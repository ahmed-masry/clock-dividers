==> flow/design.v <==
module Integer_clk_divider
#(parameter div_ratio_width = 8)  (
  input wire i_ref_clk, i_rst_n,
  input wire i_clk_en, 
  input wire [(div_ratio_width -1) : 0] i_div_ratio,
  output reg o_div_clk 
  );
  reg [3:0] counter;
  wire ClK_DIV_EN;
  wire [div_ratio_width-1:0] e_div = i_div_ratio >> 1;
  wire [div_ratio_width-1:0] o_div = i_div_ratio >> 1;
  assign ClK_DIV_EN = i_clk_en && (i_div_ratio != 0) && (i_div_ratio != 1);
  always @(posedge i_ref_clk, negedge i_rst_n)
    begin
      if(!i_rst_n)
        begin
          o_div_clk <= 1'b0;
          counter   <=  'b0;
        end
      else if (ClK_DIV_EN)
        begin
          counter <= counter + 1; 
          case (i_div_ratio[0])
            1'b0: begin
              if (counter == e_div)
                begin
                  o_div_clk <= ~o_div_clk;
                  counter   <= 1'b1;
                end
              else
                begin
                  counter <= counter + 1;
                end
              end
              1'b1: begin
              if (counter == o_div&& !o_div_clk)
                begin
                  o_div_clk <= 1;
                  counter   <= 1'b1;
                end
              else if (counter == (i_div_ratio - o_div) )
                begin
                  o_div_clk <= 0;
                  counter   <= 1'b1;
                end 
              else
                begin
                  counter <= counter + 1;
                end
              end
        endcase
    end
  end
  endmodule 
# == Tool chain data of Integer_clk_divider ==
# The steps from the RTL of Integer_clk_divider to its reports follow in flow order.
# Lines are those of the file above, counted from 1.
# Cell names lack the library's common part.
# Not given: -
# inputs
top_module,Integer_clk_divider
clock_port,i_ref_clk
library,sky130hd
pvt_corner,tt_025C_1v80

# == Word level ==
# Counts by Yosys on the flattened word-level netlist (proc, flatten, opt, wreduce; memories kept). Register bits leave out memories and registers merged into their read ports (data or address). Print and check cells are left out. Cells with the same type and inputs are merged into one.
# bits
ff_bits,5
# classes
add_sub_neg,2
equal,5
mux,8
logic,2
reduce_and_logical,6
# op_table
operator,n
4-bit 2-to-1 mux,3
4-bit by 8-bit == test with 1-bit output,1
8-bit by 1-bit inequality test with 1-bit output with constant B,1
8-bit by 7-bit subtractor with 8-bit output,1
8-bit nonzero test,1
4-bit case mux with 2-bit select,1
4-bit by 7-bit == test with 1-bit output,1
4-bit by 1-bit adder with 4-bit output with constant B,1
1-bit logical AND,3
3-bit by 1-bit inequality test with 1-bit output with constant B,1
3-bit AND reduction,1
1-bit 2-to-1 mux,3
1-bit inverter,2
2-bit inequality test with constant B,1
1-bit case mux with 2-bit select,1
1-bit logical NOT,1

# == Longest topological paths ==
# Yosys ltp: most cells in a row. Word level: on the elaborated netlist, between registers, memories and ports. Mapped: between sequential cells and ports; inverters and the memories' decode and read muxes count.
# logic_depth
depth_word,5
ABC_AREA,0
depth_mapped,9

# == After synthesis ==
# The flow's flattened synthesis, as Yosys stat reports it; memories are mapped. The netlist is that of the ABC_AREA named above (0 if unset); the other value can give another one.
# The area totals of this step are shown rounded.
# by_type
type,n,type_area_um2
ha_1,14,175.168
dfrtp_1,5,125.12
nor2_1,14,52.55
inv_1,10,37.536
nor2b_1,6,37.536
nand3_1,7,35.034
xnor2_1,4,35.034
xor2_1,4,35.034
nand2_1,8,30.029
a211oi_1,3,22.522
fa_1,1,20.019
o21ai_0,4,20.019
and3_1,3,18.768
o311ai_2,1,16.266
a21oi_1,3,15.014
o2111ai_2,1,15.014
o211ai_1,2,15.014
nand2b_1,2,12.512
# Other cell types: 25; their cells: 27.
# synth_totals
cell_count,119
area_um2,938
seqArea_um2,125
ff_cells,5

# == Path before layout ==
# Path of least setup slack by OpenSTA after synthesis, without wires, with an ideal clock, recovery checks aside; 20% of the period is set as input and as output delay. Where synthesis merged equal registers, the netlist keeps one of their names.
# synth_timing
kind,input -> register
startpoint,input port i_div_ratio[0]
endpoint,register counter[2]
period_ns,3.09
setup_time_ns,0.124
t_first_pin_ns,0.618
arrival_time_ns,2.213
t_required_ns,2.966
setup_slack_ns,0.753
delay_ns,1.719
stages,9
synth_period_reached_ns,2.337
# "delay_ns" is the arrival time less input delay plus setup time.
# "stages": output pins that drive a net of the path, with the launching flip-flop's if there is one; two outputs of one cell count as two.
# "synth_period_reached_ns" is the clock period less the worst setup slack; recovery checks do not enter. This is arithmetic on one report: input and output delays are still those of the set period (20% each).
# Between the ends stands the longest chain of elaborated cells between them, by number of cells; it is not shown to be the way that was timed. Of several equally long chains one is given.
# Each line given opens the expression or statement behind the cell; cells for indexed reads and writes are added by Yosys, which also makes memories of some case tables.
# A register here has more assigning lines than the two given.
# synth_between
path_cell_list,inv_1 -> ha_1 -> fa_1 -> xor2_1 -> nand3_1 -> and4b_1 -> nand4_2 -> a211oi_1 -> nor2_1
elab_chain_cells,5
cells_between,10
lines_between,4
cone_classes,1 x add/sub; 2 x eq/ne; 3 x mux; 1 x logic; 3 x reduce/logical
# synth_lines
item,line_no,text
start: declaration,5,"input wire [(div_ratio_width -1) : 0] i_div_ratio,"
8-bit by 7-bit subtractor with 8-bit output,41,else if (counter == (i_div_ratio - o_div) )
4-bit by 8-bit == test with 1-bit output,41,
4-bit 2-to-1 mux,41,
4-bit 2-to-1 mux,36,if (counter == o_div&& !o_div_clk)
4-bit case mux with 2-bit select,23,case (i_div_ratio[0])
end: assignment,22,counter <= counter + 1;
end: assignment,32,counter <= counter + 1;
end: declaration,8,reg [3:0] counter;

# == Timing after layout ==
# Path of least setup slack in the final report of entry A (OpenROAD, finished layout, wires in). Where an end is a register, its clock arrival counts in the times.
# layout_timing
kind,input -> register
startpoint,input port i_div_ratio[0]
endpoint,register o_div_clk
period_ns,1.64
setup_time_ns,0.12
t_first_pin_ns,0.33
arrival_time_ns,2.03
t_required_ns,1.74
setup_slack_ns,-0.29
stages,10
# Between the ends stands the longest chain of elaborated cells between them, by number of cells; it is not shown to be the way that was timed. Of several equally long chains one is given.
# A register here has more assigning lines than the two given.
# layout_between
path_cell_list,buf_12 -> inv_12 -> ha_4 -> fa_1 -> xor2_1 -> nand3_1 -> and4b_1 -> nand4_4 -> a211oi_2 -> nor2_1
elab_chain_cells,5
cells_between,13
lines_between,4
cone_classes,1 x add/sub; 4 x eq/ne; 3 x mux; 1 x logic; 4 x reduce/logical
# layout_lines
item,line_no,text
start: declaration,5,"input wire [(div_ratio_width -1) : 0] i_div_ratio,"
8-bit by 7-bit subtractor with 8-bit output,41,else if (counter == (i_div_ratio - o_div) )
4-bit by 8-bit == test with 1-bit output,41,
1-bit 2-to-1 mux,41,
1-bit 2-to-1 mux,36,if (counter == o_div&& !o_div_clk)
1-bit case mux with 2-bit select,23,case (i_div_ratio[0])
end: assignment,17,o_div_clk <= 1'b0;
end: assignment,27,o_div_clk <= ~o_div_clk;
end: declaration,6,output reg o_div_clk

Subject: flow runs of Integer_clk_divider

Hi,

Stored flow runs of Integer_clk_divider (2 of them; Yosys, OpenROAD, sky130hd). They differ in their settings and are not a sequence. Constraints: input delay and output delay 20% of the set period each, output load 0.01 pF.
"achieved_period_ns" means the clock period less the worst setup slack. The figure is calculated, with input and output delays left at 20% of the set period.
By "critical_path_time_ns" is meant the share of the clock period that the worst setup path is allowed (20% is reserved at inputs, 20% at outputs), minus its slack. Clock arrival times at its registers enter into it.
"fin_power_mw": no workload was simulated; the value follows from the tool's default switching activity.
The measured numbers are rounded.

Entry A, flow files:
==> flow/run.sh <==
#!/bin/bash
# the make line also repeats the synthesis and layout settings of config.mk as NAME=value (left out here)
make -C /OpenROAD-flow-scripts/flow DESIGN_CONFIG=/design/flow/config.mk WORK_HOME=/design/flow/orfs CLKGATE_MAP_FILE= finish
==> flow/config.mk <==
export PLATFORM = sky130hd
export DESIGN_NAME = Integer_clk_divider
export DESIGN_NICKNAME = Integer_clk_divider
export VERILOG_FILES = /design/flow/design.v
export SDC_FILE = /design/flow/constraint.sdc
export NUM_CORES = 4
export LEC_CHECK = 0
export CAP_MARGIN = 20
export CELL_PAD_IN_SITES_GLOBAL_PLACEMENT = 2
export CORE_MARGIN = 5
export CORE_UTILIZATION = 16
export GPL_ROUTABILITY_DRIVEN = 1
export MAX_ROUTING_LAYER = met4
export MIN_ROUTING_LAYER = met2
export PLACE_DENSITY_LB_ADDON = 0.23
export SETUP_SLACK_MARGIN = 0.01
export SLEW_MARGIN = 20
==> flow/constraint.sdc <==
create_clock -name core_clock -period 1.64 [get_ports {i_ref_clk}]
set_input_delay 0.3280 -clock core_clock [delete_from_list [all_inputs] [get_ports {i_ref_clk}]]
set_output_delay 0.3280 -clock core_clock [all_outputs]
set_load 0.01 [all_outputs]

==> results of entry A, as CSV <==
result,value
post_synth_area_um2,938
achieved_period_ns,1.930
dieArea_um2,7500
finalCellArea_um2,1630
critical_path_time_ns,1.60
path_kind,"input -> register"
fin_ws_ns,-0.290
util_frac,0.291
setup_tns_ns,-1.29
fin_power_mw,1.25

Entry B, flow files:
==> flow/run.sh <==
#!/bin/bash
# the make line also repeats the synthesis and layout settings of config.mk as NAME=value (left out here)
make -C /OpenROAD-flow-scripts/flow DESIGN_CONFIG=/design/flow/config.mk WORK_HOME=/design/flow/orfs CLKGATE_MAP_FILE= finish
==> flow/config.mk <==
export PLATFORM = sky130hd
export DESIGN_NAME = Integer_clk_divider
export DESIGN_NICKNAME = Integer_clk_divider
export VERILOG_FILES = /design/flow/design.v
export SDC_FILE = /design/flow/constraint.sdc
export NUM_CORES = 4
export LEC_CHECK = 0
export CAP_MARGIN = 20
export CELL_PAD_IN_SITES_DETAIL_PLACEMENT = 0
export CELL_PAD_IN_SITES_GLOBAL_PLACEMENT = 0
export CORE_ASPECT_RATIO = 0.6
export CORE_MARGIN = 4
export CORE_UTILIZATION = 23
export CTS_CLUSTER_DIAMETER = 185
export CTS_CLUSTER_SIZE = 56
export GPL_TIMING_DRIVEN = 0
export HOLD_SLACK_MARGIN = -0.09
export MAX_ROUTING_LAYER = met5
export MIN_ROUTING_LAYER = met1
export SETUP_SLACK_MARGIN = 0.0
export SLEW_MARGIN = 25
export TNS_END_PERCENT = 35
==> flow/constraint.sdc <==
create_clock -name core_clock -period 1.73 [get_ports {i_ref_clk}]
set_input_delay 0.3460 -clock core_clock [delete_from_list [all_inputs] [get_ports {i_ref_clk}]]
set_output_delay 0.3460 -clock core_clock [all_outputs]
set_load 0.01 [all_outputs]

==> results of entry B, as CSV <==
result,value
post_synth_area_um2,938
achieved_period_ns,1.958
dieArea_um2,5200
finalCellArea_um2,1330
critical_path_time_ns,1.61
path_kind,"input -> register"
fin_ws_ns,-0.228
util_frac,0.351
setup_tns_ns,-1.02
fin_power_mw,1.01

Regards
